==> flow/design.v <==
module text_LCD_basic(rst, clk, LCD_E, LCD_RS, LCD_RW, LCD_DATA, LED_out);
input rst, clk;
output LCD_E, LCD_RS, LCD_RW;
output reg[7:0] LCD_DATA;
output reg[7:0] LED_out;
wire LCD_E;
reg LCD_RS, LCD_RW;
reg [2:0] state;
parameter DELAY = 3'b000;
parameter FUNCTION_SET = 3'b001;
parameter ENTRY_MODE   = 3'b010;
parameter DISP_ONOFF   = 3'b011;
parameter LINE1        = 3'b100;
parameter LINE2        = 3'b101; 
parameter DELAY_T      = 3'b110; 
parameter CLEAR_DISP   = 3'b111;
integer cnt;
always @(posedge clk or negedge rst)
begin
    if(!rst)
        {state, cnt} = {DELAY, 0};
    else begin
        case(state)
            DELAY : begin
                LED_out = 8'b1000_0000;
                if(cnt == 70) {state, cnt} = {FUNCTION_SET, 0};
                else cnt = cnt + 1;
            end
            FUNCTION_SET : begin
                LED_out = 8'b0100_0000;
                if(cnt == 30) {state, cnt} = {DISP_ONOFF, 0};
                else cnt = cnt + 1;
            end
            DISP_ONOFF : begin
                LED_out = 8'b0010_0000;
                if(cnt == 30) {state, cnt} = {ENTRY_MODE, 0};
                else cnt = cnt + 1;
            end
            ENTRY_MODE : begin
                LED_out = 8'b0001_0000;
                if(cnt == 30) {state, cnt} = {LINE1, 0};
                else cnt = cnt + 1;
            end
            LINE1 : begin
                LED_out = 8'b0000_1000;
                if(cnt == 20) {state, cnt} = {DELAY_T, 0};
                else cnt = cnt + 1;
            end
            LINE2 : begin
                LED_out = 8'b0000_0100;
                if(cnt == 20) {state, cnt} = {DELAY_T, 0};
                else cnt = cnt + 1;
            end
            DELAY_T : begin
                LED_out = 8'b0000_0010;
                if(cnt == 5) {state, cnt} = {CLEAR_DISP, 0};
                else cnt = cnt + 1;
            end
            CLEAR_DISP : begin
                LED_out = 8'b0000_0001;
                if(cnt == 5) {state, cnt} = {LINE1, 0};
                else cnt = cnt + 1;
            end
            default : state = DELAY;
         endcase
     end
  end
always @(posedge clk or negedge rst)
begin
    if(!rst)
        {LCD_RS, LCD_RW, LCD_DATA} = 10'b1_1_00000000;
    else begin
        case(state)
            FUNCTION_SET : 
                {LCD_RS, LCD_RW, LCD_DATA} = 10'b0_0_0011_1000;
            DISP_ONOFF :
                {LCD_RS, LCD_RW, LCD_DATA} = 10'b0_0_0000_1100;
            ENTRY_MODE :
                {LCD_RS, LCD_RW, LCD_DATA} = 10'b0_0_0000_0110;
            LINE1 :
                begin
                    case(cnt)
            00 : {LCD_RS, LCD_RW, LCD_DATA} = 10'b0_0_1000_0000;           
            01 : {LCD_RS, LCD_RW, LCD_DATA} = 10'b1_0_0010_0000;
            02 : {LCD_RS, LCD_RW, LCD_DATA} = 10'b1_0_0100_1000;  
            03 : {LCD_RS, LCD_RW, LCD_DATA} = 10'b1_0_0100_0101;  
            04 : {LCD_RS, LCD_RW, LCD_DATA} = 10'b1_0_0100_1100;  
            05 : {LCD_RS, LCD_RW, LCD_DATA} = 10'b1_0_0100_1100;  
            06 : {LCD_RS, LCD_RW, LCD_DATA} = 10'b1_0_0100_1111;  
            07 : {LCD_RS, LCD_RW, LCD_DATA} = 10'b1_0_0010_0000;
            08 : {LCD_RS, LCD_RW, LCD_DATA} = 10'b1_0_0101_0111;  
            09 : {LCD_RS, LCD_RW, LCD_DATA} = 10'b1_0_0100_1111;  
            10 : {LCD_RS, LCD_RW, LCD_DATA} = 10'b1_0_0101_0010;  
            11 : {LCD_RS, LCD_RW, LCD_DATA} = 10'b1_0_0100_1100;  
            12 : {LCD_RS, LCD_RW, LCD_DATA} = 10'b1_0_0100_0100;  
            13 : {LCD_RS, LCD_RW, LCD_DATA} = 10'b1_0_0010_0001;  
            14 : {LCD_RS, LCD_RW, LCD_DATA} = 10'b1_0_0010_0000;
            15 : {LCD_RS, LCD_RW, LCD_DATA} = 10'b1_0_0010_0000;
            16 : {LCD_RS, LCD_RW, LCD_DATA} = 10'b1_0_0010_0000;
            default : {LCD_RS, LCD_RW, LCD_DATA} = 10'b1_0_0010_0000;
         endcase
     end
            LINE2 :
            begin
                    case(cnt)
            00 : {LCD_RS, LCD_RW, LCD_DATA} = 10'b0_0_1100_0000;
            01 : {LCD_RS, LCD_RW, LCD_DATA} = 10'b1_0_0011_0010;  
            02 : {LCD_RS, LCD_RW, LCD_DATA} = 10'b1_0_0011_0000;  
            03 : {LCD_RS, LCD_RW, LCD_DATA} = 10'b1_0_0011_0010;  
            04 : {LCD_RS, LCD_RW, LCD_DATA} = 10'b1_0_0011_0000;  
            05 : {LCD_RS, LCD_RW, LCD_DATA} = 10'b1_0_0011_0100;  
            06 : {LCD_RS, LCD_RW, LCD_DATA} = 10'b1_0_0011_0100;  
            07 : {LCD_RS, LCD_RW, LCD_DATA} = 10'b1_0_0011_0000;  
            08 : {LCD_RS, LCD_RW, LCD_DATA} = 10'b1_0_0011_0000;  
            09 : {LCD_RS, LCD_RW, LCD_DATA} = 10'b1_0_0011_0011;  
            10 : {LCD_RS, LCD_RW, LCD_DATA} = 10'b1_0_0011_0010;  
            11 : {LCD_RS, LCD_RW, LCD_DATA} = 10'b1_0_0010_0000;
            12 : {LCD_RS, LCD_RW, LCD_DATA} = 10'b1_0_0010_0000;
            13 : {LCD_RS, LCD_RW, LCD_DATA} = 10'b1_0_0100_1011;  
            14 : {LCD_RS, LCD_RW, LCD_DATA} = 10'b1_0_0100_1010;  
            15 : {LCD_RS, LCD_RW, LCD_DATA} = 10'b1_0_0101_0111;  
            16 : {LCD_RS, LCD_RW, LCD_DATA} = 10'b1_0_0010_0000;
            default : {LCD_RS, LCD_RW, LCD_DATA} = 10'b1_0_0010_0000;
         endcase
     end
            DELAY_T : 
                {LCD_RS, LCD_RW, LCD_DATA} = 10'b0_0_0000_0010;
            CLEAR_DISP :
                {LCD_RS, LCD_RW, LCD_DATA} = 10'b0_0_0000_0001;
            default :
                {LCD_RS, LCD_RW, LCD_DATA} = 10'b1_1_0000_0000;
         endcase
      end
   end
  assign LCD_E = clk;
  endmodule    
Step by step through the tools: text_LCD_basic
The steps from the RTL of text_LCD_basic to its reports follow in flow order. Line numbers count from 1 in the design file above. Operators: Yosys type, input widths -> output width; for muxes data width and select width s. Library cell names are shortened. The mark -- stands for no value.

Top module: text_LCD_basic. Clock: clk. Standard-cell library: sky130hd. Library corner: tt_025C_1v80.

Elaborated design
Yosys after proc, flatten, opt, wreduce and memory -nomap, before mapping. Memory bits, and registers merged into a memory's read port (data or address), are not among the register bits. Print and check cells are not counted. Memory sizes are those after Yosys's memory passes, which may raise the word count (mostly to a power of two), join words into wider ones and drop unused or constant bits.

For word width x clocked read ports the number is 0. Under elaborated cells stands 53. The entry for flip-flop bits (word level) reads 53. The figure for input port bits is 2. The entry for latch bits reads 0. The entry for bits in writable memories reads 0. For ROM bits the number is 576. Under output and inout port bits stands 19. Under memory cells stands 2.

Equality and inequality tests: 18. Under reductions and logical operators stands 7. The entry for $mul reads 0. The figure for muxes and demuxes is 19. The figure for bitwise gates (word level) is 0. For order comparisons the number is 0. Under shift operators stands 0. The figure for div/mod/pow operators is 0. The figure for add/subtract/negate cells is 1.

Memories: (name not given) (depth 32, width 9, rd ports 1, write ports 0, RTL line 82) `case(cnt)`; (name not given) (depth 32, width 9, rd ports 1, write ports 0, RTL line 105) `case(cnt)`.

Operators by type and width (count): $pmux 32 s4 (1); $mux 32 (4); $eq 32x6->1 const B (2); $pmux 8 s8 (1); $pmux 8 s7 (1); $add 32x2->32 const B (1); $eq 32x4->1 const B (1); $eq 32x8->1 const B (1); $logic_not 27->1 (1); $pmux 3 s7 (1); $mux 3 (7); $mux 10 (2); $ne 2x2->1 const B (6); $eq 3x3->1 const B (4); $reduce_and 7->1 (1); $eq 3x2->1 const B (2); $pmux 1 s3 (2); $reduce_or 5->1 (1); $reduce_or 2->1 (2); $eq 3x1->1 const B (1); $logic_not 3->1 (1); $reduce_or 3->1 (1); $ne 2x1->1 const B (1).

Logic depth
Yosys ltp: most cells in a row. Word level: on the elaborated netlist, between registers, memories and ports. Mapped: between sequential cells and ports; inverters and the memories' decode and read muxes count.

The entry for depth after elaboration reads 4. The entry for ABC_AREA reads 1. Under mapped depth stands 11. Mapped depth without buffers: 11.

Netlist
Source: synth_stat.txt of the flow (Yosys; design flattened, memories mapped). It holds for the ABC_AREA given above (unset counts as 0); a run with the other value may have another netlist. The area totals of this step are shown rounded.

Cell types: dfrtp_1 (count 46, area in all 1.15E+03 µm²); nand2_1 (count 89, area in all 334.07 µm²); edfxtp_1 (count 7, area in all 210.202 µm²); inv_1 (count 55, area in all 206.448 µm²); nor2_1 (count 49, area in all 183.926 µm²); xor2_1 (count 21, area in all 183.926 µm²); nor3_2 (count 11, area in all 110.106 µm²); nor2_2 (count 14, area in all 87.584 µm²); nor3_1 (count 16, area in all 80.077 µm²); dfstp_2 (count 3, area in all 78.826 µm²); ha_1 (count 6, area in all 75.072 µm²); nand3_1 (count 14, area in all 70.067 µm²); nand4_1 (count 10, area in all 62.56 µm²); nand2_2 (count 9, area in all 56.304 µm²); o21ai_0 (count 11, area in all 55.053 µm²); inv_2 (count 13, area in all 48.797 µm²); xnor2_1 (count 4, area in all 35.034 µm²); nor2_4 (count 3, area in all 33.782 µm²).

Not listed: further types 13, cells in them 26.

Under sequential part of the area stands 1400 µm². The figure for flip-flops is 56. The figure for standard cells after synthesis is 407. The entry for chip area (Yosys) reads 3200 µm². Buffer cells: 10.

Subject: flow runs of text_LCD_basic

Hi,

2 stored runs of text_LCD_basic in the flow (synthesis by Yosys, layout by OpenROAD, sky130hd cells), in arbitrary order. Constraints: input delay and output delay 20% of the set period each, output load 0.01 pF. "overall power" is the tool's figure for a default switching activity; nothing was simulated. Measured values are rounded.

Entry A has these settings: period_ns 3.38; CORE_UTILIZATION 35; SETUP_SLACK_MARGIN 0.04; PLACE_DENSITY_LB_ADDON 0.07; CELL_PAD_IN_SITES_GLOBAL_PLACEMENT 1; ABC_AREA 1; GPL_TIMING_DRIVEN 1; CTS_CLUSTER_SIZE 89; CAP_MARGIN 15; SLEW_MARGIN 10; MAX_ROUTING_LAYER met5; CORE_MARGIN 2. The die footprint comes to 10000 µm². The worst setup slack after layout stands at 0.33 ns. The final design utilization stands at 40 %. The netlist area reported by Yosys reads 3200 µm². The overall power reads 1.2 mW. The standard-cell area after layout reads 3700 µm².

Entry B has these settings: period_ns 4.42; CORE_UTILIZATION 52; CTS_CLUSTER_DIAMETER 255; CAP_MARGIN 40; SLEW_MARGIN 25; MAX_ROUTING_LAYER met4; CORE_MARGIN 2. The die footprint comes to 5800 µm². The worst setup slack after layout stands at 0.63 ns. The final design utilization stands at 61 %. The netlist area reported by Yosys reads 2700 µm². The overall power reads 0.91 mW. The standard-cell area after layout reads 3100 µm².

Regards
