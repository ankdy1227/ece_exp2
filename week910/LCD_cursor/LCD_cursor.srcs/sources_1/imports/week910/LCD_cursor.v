==> flow/design.v <==
module oneshot_universal(clk, rst, btn, btn_t);
parameter WIDTH = 1;
input clk, rst;
input [WIDTH-1:0] btn;
reg [WIDTH-1:0] btn_reg;
output reg [WIDTH-1:0] btn_t;
always @(negedge rst or posedge clk) begin
    if(!rst) begin
        btn_reg <= {WIDTH{1'b0}};
        btn_t <= {WIDTH{1'b0}};
      end
      else begin
        btn_reg <= btn;
        btn_t <= btn & ~ btn_reg;
      end
   end
   endmodule
module LCD_cursor(rst, clk, LCD_E, LCD_RS, LCD_RW, LCD_DATA, LED_out, number_btn, control_btn, switch);
input rst, clk;
input [9:0] number_btn;
input [1:0] control_btn;
input switch;
wire [9:0] number_btn_t;
wire [1:0] control_btn_t;
oneshot_universal #(.WIDTH(12)) O1(clk, rst, {number_btn[9:0], control_btn[1:0]}, {number_btn_t[9:0], control_btn_t[1:0]});
output LCD_E, LCD_RS, LCD_RW;
output reg[7:0] LCD_DATA;
output reg[7:0] LED_out;
wire LCD_E;
reg LCD_RS, LCD_RW;
reg [2:0] state;
parameter DELAY = 3'b000;
parameter FUNCTION_SET = 3'b001;
parameter DISP_ONOFF   = 3'b010;
parameter ENTRY_MODE   = 3'b011;
parameter SET_ADDRESS  = 3'b100;
parameter DELAY_T      = 3'b101; 
parameter WRITE        = 3'b110; 
parameter CURSOR       = 3'b111;
integer cnt;
integer a;
always @(posedge clk or negedge rst)
begin
    if(!rst) begin
        {state, cnt} <= {DELAY, 0};
        LED_out = 8'b0000_0000;
        a <= 0;
       end
    else begin
        case(state)
            DELAY : begin
                if(cnt == 70) 
                begin {state, cnt} <= {FUNCTION_SET, 0};
                                LED_out = 8'b1000_0000;
                end
                else cnt <= cnt + 1;
            end
            FUNCTION_SET : begin  
                if(cnt == 30)
                begin {state, cnt} <= {DISP_ONOFF, 0};
                LED_out = 8'b0100_0000;
                end
                else cnt <= cnt + 1;
            end
            DISP_ONOFF : begin
                if(cnt == 30)
                begin {state, cnt} <= {ENTRY_MODE, 0};
                LED_out <= 8'b0010_0000;  
                end
                else cnt <= cnt + 1;
            end
            ENTRY_MODE : begin   
                if(cnt == 30)
                begin {state, cnt} <= {SET_ADDRESS, 0};
                LED_out <= 8'b0001_0000;
                end
                else cnt <= cnt + 1;
            end
            SET_ADDRESS : begin
                if(cnt == 100)
                begin {state, cnt} <= {DELAY_T, 0};
                LED_out <= 8'b0000_1000;
                end
                else cnt <= cnt + 1;
            end
            DELAY_T : begin
                LED_out <= 8'b0000_0100; 
                state <= |number_btn_t ? WRITE : (|control_btn_t ? CURSOR : DELAY_T);
                cnt <= 0 ;
            end
            WRITE : begin
                LED_out <= 8'b0000_0010;
                if(cnt == 30) {state, cnt} <= {DELAY_T, 0};
                else cnt <= cnt + 1;
            end
            CURSOR : begin
                LED_out <= 8'b0000_0001;
                if(cnt == 30) {state, cnt} <= {DELAY_T, 0};
                else cnt <= cnt + 1;
            end
            default : state = DELAY;
         endcase
     end
  end
always @(posedge clk or negedge rst)
begin
    if(!rst)
        {LCD_RS, LCD_RW, LCD_DATA} <= 10'b0_0_00000001;  
    else begin
        case(state)
            FUNCTION_SET : 
            if(switch == 1'b0) begin
                {LCD_RS, LCD_RW, LCD_DATA} <= 10'b0_0_0011_0000;  
                end
                else if (switch == 1'b1) begin
                {LCD_RS, LCD_RW, LCD_DATA} <= 10'b0_0_0011_1000;  
                end
            DISP_ONOFF :
                {LCD_RS, LCD_RW, LCD_DATA} <= 10'b0_0_0000_1111;
            ENTRY_MODE :
                {LCD_RS, LCD_RW, LCD_DATA} <= 10'b0_0_0000_0110;
            SET_ADDRESS :
                {LCD_RS, LCD_RW, LCD_DATA} <= 10'b0_0_0000_0010;
            DELAY_T :
                {LCD_RS, LCD_RW, LCD_DATA} <= 10'b0_0_0000_1111;        
           WRITE : begin
                if(cnt == 20) begin
                    case(number_btn)
                        10'b1000_0000_00 : {LCD_RS, LCD_RW, LCD_DATA} <= 10'b1_0_0011_0001;
                        10'b0100_0000_00 : {LCD_RS, LCD_RW, LCD_DATA} <= 10'b1_0_0011_0010;
                        10'b0010_0000_00 : {LCD_RS, LCD_RW, LCD_DATA} <= 10'b1_0_0011_0011;
                        10'b0001_0000_00 : {LCD_RS, LCD_RW, LCD_DATA} <= 10'b1_0_0011_0100;
                        10'b0000_1000_00 : {LCD_RS, LCD_RW, LCD_DATA} <= 10'b1_0_0011_0101;
                        10'b0000_0100_00 : {LCD_RS, LCD_RW, LCD_DATA} <= 10'b1_0_0011_0110;
                        10'b0000_0010_00 : {LCD_RS, LCD_RW, LCD_DATA} <= 10'b1_0_0011_0111;
                        10'b0000_0001_00 : {LCD_RS, LCD_RW, LCD_DATA} <= 10'b1_0_0011_1000;
                        10'b0000_0000_10 : {LCD_RS, LCD_RW, LCD_DATA} <= 10'b1_0_0011_1001;
                        10'b0000_0000_01 : {LCD_RS, LCD_RW, LCD_DATA} <= 10'b1_0_0011_0000;
                        endcase
                    end
                    else {LCD_RS, LCD_RW, LCD_DATA} <= 10'b0_0_0000_1111;
                 end
           CURSOR :
            if(cnt == 20) begin
                    if( control_btn == 2'b10) begin
                    {LCD_RS, LCD_RW, LCD_DATA} <= 10'b0_0_0001_0000;   
                    a <= a - 1;
                    end
                    else if( control_btn == 2'b01) begin
                     {LCD_RS, LCD_RW, LCD_DATA} <= 10'b0_0_0001_0100;   
                     a <= a + 1;
                     end
                else if( a == 16) begin
                {LCD_RS, LCD_RW, LCD_DATA} <= 10'b0_0_1100_0000;
                end
                else if( a== 32) begin
                {LCD_RS, LCD_RW, LCD_DATA} <= 10'b0_0_1000_0000;
                a <= 0;
                end
            end
            else  {LCD_RS, LCD_RW, LCD_DATA} <= 10'b0_0_0000_1111;
      endcase
    end
 end
 assign LCD_E = clk;
  endmodule    
Tool chain data of LCD_cursor
Tool output for the design above, in the order of the flow. Lines are those of the file above, counted from 1. The mark n/a stands for no value.

Top: LCD_cursor. Clock port: clk. Standard-cell library: sky130hd. Corner: tt_025C_1v80.

After elaboration
Source: Yosys, flattened and elaborated, memories not mapped. Widths are those after wreduce. Registers that Yosys merges into a memory's read port (data or address) are not register bits. Print and check cells do not count. Equal cells are merged and count once.

The entry for add/sub/neg operators reads 1. For multipliers the number is 0. For divide/modulo/power cells the number is 0. Under $lt $le $gt $ge stands 0. Under equal/unequal tests stands 32. Shift-type cells: 0. Under mux-type cells stands 35. Under bitwise gates (word level) stands 2. Reductions and logical operators: 14.

Operator list (number): case mux 32 bit (select 4 bit) (1); two-way mux 32 bit (3); case mux 8 bit (select 10 bit) (1); two-way mux 8 bit (9); == test 32 x 6 -> 1 bit with constant B (2); == test 32 x 8 -> 1 bit with constant B (2); case mux 8 bit (select 8 bit) (1); case mux 8 bit (select 6 bit) (1); adder 32 x 2 -> 32 bit with constant B (1); case mux 3 bit (select 7 bit) (1); OR reduction 10 bit (2); two-way mux 3 bit (6); inequality test 12 bit with constant B (1); AND 12 bit (1); inverter 12 bit (1); == test 3 bit with constant B (4); == test 10 x 1 -> 1 bit with constant B (1); == test 10 bit with constant B (1); == test 10 x 2 -> 1 bit with constant B (1); == test 10 x 3 -> 1 bit with constant B (1); == test 10 x 4 -> 1 bit with constant B (1); == test 10 x 5 -> 1 bit with constant B (1); == test 10 x 6 -> 1 bit with constant B (1); == test 10 x 7 -> 1 bit with constant B (1); == test 10 x 8 -> 1 bit with constant B (1); == test 10 x 9 -> 1 bit with constant B (1); inequality test 2 bit with constant B (5); OR reduction 5 bit (2).

Other operator kinds: 18; their cells: 30.

For register bits after elaboration the number is 77. Bits in latches: 0. The entry for RAM bits reads 0. Memory bits (read-only): 0. Clocked read ports x word width: 0. Under memories stands 0. Input port bits: 15. The figure for output and inout bits is 19.

Longest topological paths
Depth = most cells in a row (Yosys ltp): at word level without a register or memory, in the mapped netlist without a sequential cell, where the memories' decode and read muxes count.

Depth in word-level cells: 5. Under ABC_AREA stands 1. The entry for mapped depth reads 13.

Netlist
The flow's flattened synthesis, as Yosys stat reports it; memories are mapped. The netlist is that of the ABC_AREA named above (0 if unset); the other value can give another one. The area totals of this step are shown rounded.

Cell types: sky130_fd_sc_hd__dfrtp_1 (number 77, area in all 1.93E+03 µm²); sky130_fd_sc_hd__nand2_1 (number 147, area in all 551.779 µm²); sky130_fd_sc_hd__nor2_1 (number 93, area in all 349.085 µm²); sky130_fd_sc_hd__inv_1 (number 64, area in all 240.23 µm²); sky130_fd_sc_hd__nand3_1 (number 47, area in all 235.226 µm²); sky130_fd_sc_hd__xor2_1 (number 18, area in all 157.651 µm²); sky130_fd_sc_hd__a31oi_1 (number 22, area in all 137.632 µm²); sky130_fd_sc_hd__nand4_1 (number 16, area in all 100.096 µm²); sky130_fd_sc_hd__nor3_1 (number 17, area in all 85.082 µm²); sky130_fd_sc_hd__nor2_4 (number 5, area in all 56.304 µm²); sky130_fd_sc_hd__dfstp_2 (number 2, area in all 52.55 µm²); sky130_fd_sc_hd__ha_1 (number 4, area in all 50.048 µm²); sky130_fd_sc_hd__o211ai_1 (number 6, area in all 45.043 µm²); sky130_fd_sc_hd__xnor2_1 (number 5, area in all 43.792 µm²); sky130_fd_sc_hd__nor2_8 (number 2, area in all 40.038 µm²); sky130_fd_sc_hd__nand3_4 (number 2, area in all 35.034 µm²); sky130_fd_sc_hd__buf_4 (number 4, area in all 30.029 µm²); sky130_fd_sc_hd__a21oi_1 (number 5, area in all 25.024 µm²).

Other cell types: 22; their cells: 47.

The figure for mapped cells is 583. For cell area after synthesis the number is 4460 µm². The figure for area of sequential cells is 1980 µm². Flip-flops: 79.

==> results <==
2 stored runs of LCD_cursor in the flow (synthesis by Yosys, layout by OpenROAD, sky130hd cells), in arbitrary order. Constraints: input delay and output delay 20% of the set period each, output load 0.01 pF. "worst setup path time" is the time allowed to the run's worst setup path (the clock period less input and output delay, where it has them) less its slack. Clock arrival times count: a late capture clock shortens it, a late launch clock lengthens it. By "power" is meant OpenSTA's value without simulated activity: inputs other than the clock are taken to toggle once in ten clock periods, and the tool carries that through the logic. The results are shown rounded.

Entry A has these settings: period_ns 1.93; CORE_UTILIZATION 24; PLACE_DENSITY_LB_ADDON 0.01; CORE_MARGIN 8; CELL_PAD_IN_SITES_GLOBAL_PLACEMENT 1; ABC_AREA 1; GPL_ROUTABILITY_DRIVEN 0; CTS_CLUSTER_DIAMETER 50; CAP_MARGIN 20; SLEW_MARGIN 20. The area of the synthesized netlist reads 4,460 µm². For the total die area the run shows 23,200 µm². The utilization of the finished layout comes to 33.7 %. The worst setup slack after layout stands at 0.057 ns. For the total negative slack on setup checks the run shows 0.000 ns. The measured power is 0.00403 W.

Entry B has these settings: period_ns 2.64; SETUP_SLACK_MARGIN 0.15; CAP_MARGIN 20; CORE_MARGIN 2; CORE_UTILIZATION 40; SLEW_MARGIN 20. The area of the synthesized netlist reads 3,880 µm². For the total die area the run shows 10,500 µm². The utilization of the finished layout comes to 49.6 %. The worst setup slack after layout stands at 0.268 ns. For the total negative slack on setup checks the run shows 0.000 ns. The measured power is 0.00229 W. The worst setup path time comes to 1.84 ns. Worst path kind: input to register.
